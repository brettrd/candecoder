==> flow/design.v <==
module canCRC #(
    parameter BITS = 15,
    parameter POLY = 'h4599
  )(
    input clk,
    input rst,
    input en,
    input din,
    output reg zero,
    output reg [BITS-1:0] remainder = 0  
  );
  reg [BITS-1:0] poly = POLY;
  wire xorflag;
  assign xorflag = remainder[BITS-2];
  always @(posedge clk or posedge rst) begin
    if(rst) begin
      remainder <= 0;
      zero <= 1;
    end else begin
      if (en) begin
        if(xorflag) begin
          remainder <= {remainder[BITS-2:0],din} ^ poly;
          zero <= (({remainder[BITS-2:0],din} ^ poly) == 0);
        end else begin
          remainder <= {remainder[BITS-2:0],din};
          zero <= (({remainder[BITS-2:0],din}) == 0);
        end
      end
    end
  end
endmodule
# --- From RTL to reports: canCRC ---
# What the tools print for canCRC, step after step.
# Line numbers count from 1 in the design file above.
# Operators: Yosys type, input widths -> output width; for muxes data width and select width s.
# Cell names lack the library's common part.
setup:
  design: "canCRC"
  clock_port: "clk"
  lib: "sky130hd"
  lib_corner: "tt_025C_1v80"

# --- After elaboration ---
# Counts by Yosys on the flattened word-level netlist (proc, flatten, opt, wreduce; memories kept). Register bits leave out memories and registers merged into their read ports (data or address); mux counts leave out enables and synchronous resets folded into registers. Print and check cells are left out. Cells with the same type and inputs are merged into one.
classes:
  bitwise: 1
  muxes: 2
  reduce_and_logical: 2
ops:
  columns: ["cell", "count"]
  rows:
  - ["$logic_not 32->1", 1]
  - ["$logic_not 15->1", 1]
  - ["$mux 15", 1]
  - ["$not 7->7", 1]
  - ["$mux 1", 1]
bits:
  reg_bits: 16
  wordCells: 7
  output_inout_bits: 16
  in_bits: 4

# --- Logic depth ---
# Longest topological path by Yosys (ltp), each cell counted once; first at word level (registers and memories cut), then after technology mapping (sequential cells cut; the memories' decode and read muxes count).
logic_depth:
  word_depth: 3
  ABC_AREA: 0
  depth_mapped: 4
  ltp_nobuf: 3

# --- Mapped cells and area ---
# The flow's flattened synthesis, as Yosys stat reports it; memories are mapped. The netlist is that of the ABC_AREA named above (0 if unset); the other value can give another one.
by_type:
  columns: ["cell_type", "count", "type_area_um2"]
  rows:
  - ["dfrtp_1", 14, 350.336]
  - ["mux2_2", 8, 90.086]
  - ["xnor2_1", 6, 52.55]
  - ["a21oi_1", 6, 30.029]
  - ["dfstp_2", 1, 26.275]
  - ["buf_4", 3, 22.522]
  - ["nor2_1", 6, 22.522]
  - ["a31oi_1", 2, 12.512]
  - ["nor4_1", 2, 12.512]
  - ["nor4_2", 1, 12.512]
  - ["buf_6", 1, 11.261]
  - ["and4_1", 1, 8.758]
  - ["nand4_1", 1, 6.256]
  - ["nor2b_1", 1, 6.256]
  - ["buf_2", 1, 5.005]
  - ["nor3_1", 1, 5.005]
  - ["conb_1", 1, 3.754]
  - ["inv_1", 1, 3.754]
  - ["nand2_1", 1, 3.754]
synth_totals:
  ff_cells: 15
  buffers: 5
  cell_count: 58
  mapped_area_um2: 685.7
  sequential_area_um2: 376.6

# --- Timing after synthesis ---
# Source: OpenSTA report_checks on the synthesized netlist (no wires, ideal clock, input and output delay 20% of the period each), path of least setup slack; recovery checks are left aside. Register names are those of the netlist, which keeps one name where synthesis merged equal registers.
synth_timing:
  path_type: "register to register"
  from: "reg remainder[13]"
  to: "reg zero"
  setup_ps: 77
  driving_pins: 5
  delay_ps: 1022
  arrival_ps: 945
  t_first_pin_ps: 0
  required_ps: 1133
  path_slack_ps: 188
  clock_period_ps: 1210
  n_path_buf: 1
  synth_period_reached_ps: 1022
# "delay_ps" = arrival - input delay + setup time.
# "driving_pins": output pins that drive a net of the path, with the launching flip-flop's if there is one; two outputs of one cell count as two.
# "synth_period_reached_ps" = period - worst setup slack (recovery checks aside). The figure is calculated, with input and output delays left at 20% of the set period.
# Between the ends stands the longest chain of elaborated cells between them, by number of cells; it is not shown to be the way that was timed. Of several equally long chains one is given.
# A line is the first line of the expression or statement that the cell stems from. Yosys adds cells for indexed reads and writes and turns some case tables into memories.
# A register here has more assigning lines than the two given.
synth_via:
  path_cell_list: "dfrtp_1 buf_6 nor4_2 nand2_1 a31oi_1"
  elab_chain_cells: 3
  cone_cells: 4
  cone_lines: 3
  classes_between: "mux: 1; logic: 1; reduce/logical: 2"
synth_lines:
  columns: ["item", "line_no", "text"]
  rows:
  - ["start, declared", 10, "output reg [BITS-1:0] remainder = 0"]
  - ["start, assigned", 22, "remainder <= {remainder[BITS-2:0],din} ^ poly;"]
  - ["start, assigned", 25, "remainder <= {remainder[BITS-2:0],din};"]
  - ["$not 7->7", null, null]
  - ["$logic_not 32->1", 23, "zero <= (({remainder[BITS-2:0],din} ^ poly) == 0);"]
  - ["$mux 1", 21, "if(xorflag) begin"]
  - ["end, assigned", 23, null]
  - ["end, assigned", 26, "zero <= (({remainder[BITS-2:0],din}) == 0);"]
  - ["end, declared", 9, "output reg zero,"]

# canCRC through Yosys and OpenROAD on sky130hd: 2 stored runs, unordered, with their settings. The constraints put input and output delay at 20% of the set period each and load the outputs with 0.01 pF.
runs:
  - name: "run A"
    settings:
      period_ns: 0.719
      CORE_UTILIZATION: 58
      SETUP_SLACK_MARGIN: -0.05
      GPL_TIMING_DRIVEN: 1
      CTS_CLUSTER_SIZE: 34
      CAP_MARGIN: 40
      SLEW_MARGIN: 5
      MAX_ROUTING_LAYER: "met4"
      CORE_MARGIN: 2
    outcome: "no results, clock tree synthesis failed with DPL-0038"
  - name: "run B"
    settings:
      period_ns: 1.42
      CORE_UTILIZATION: 55
      PLACE_DENSITY: 0.44
      HOLD_SLACK_MARGIN: 0.03
      CELL_PAD_IN_SITES_GLOBAL_PLACEMENT: 3
      TNS_END_PERCENT: 80
      GPL_TIMING_DRIVEN: 1
      CAP_MARGIN: 20
      CORE_MARGIN: 2
      SLEW_MARGIN: 20
    outcome: "no results, placement failed with GPL-0301"
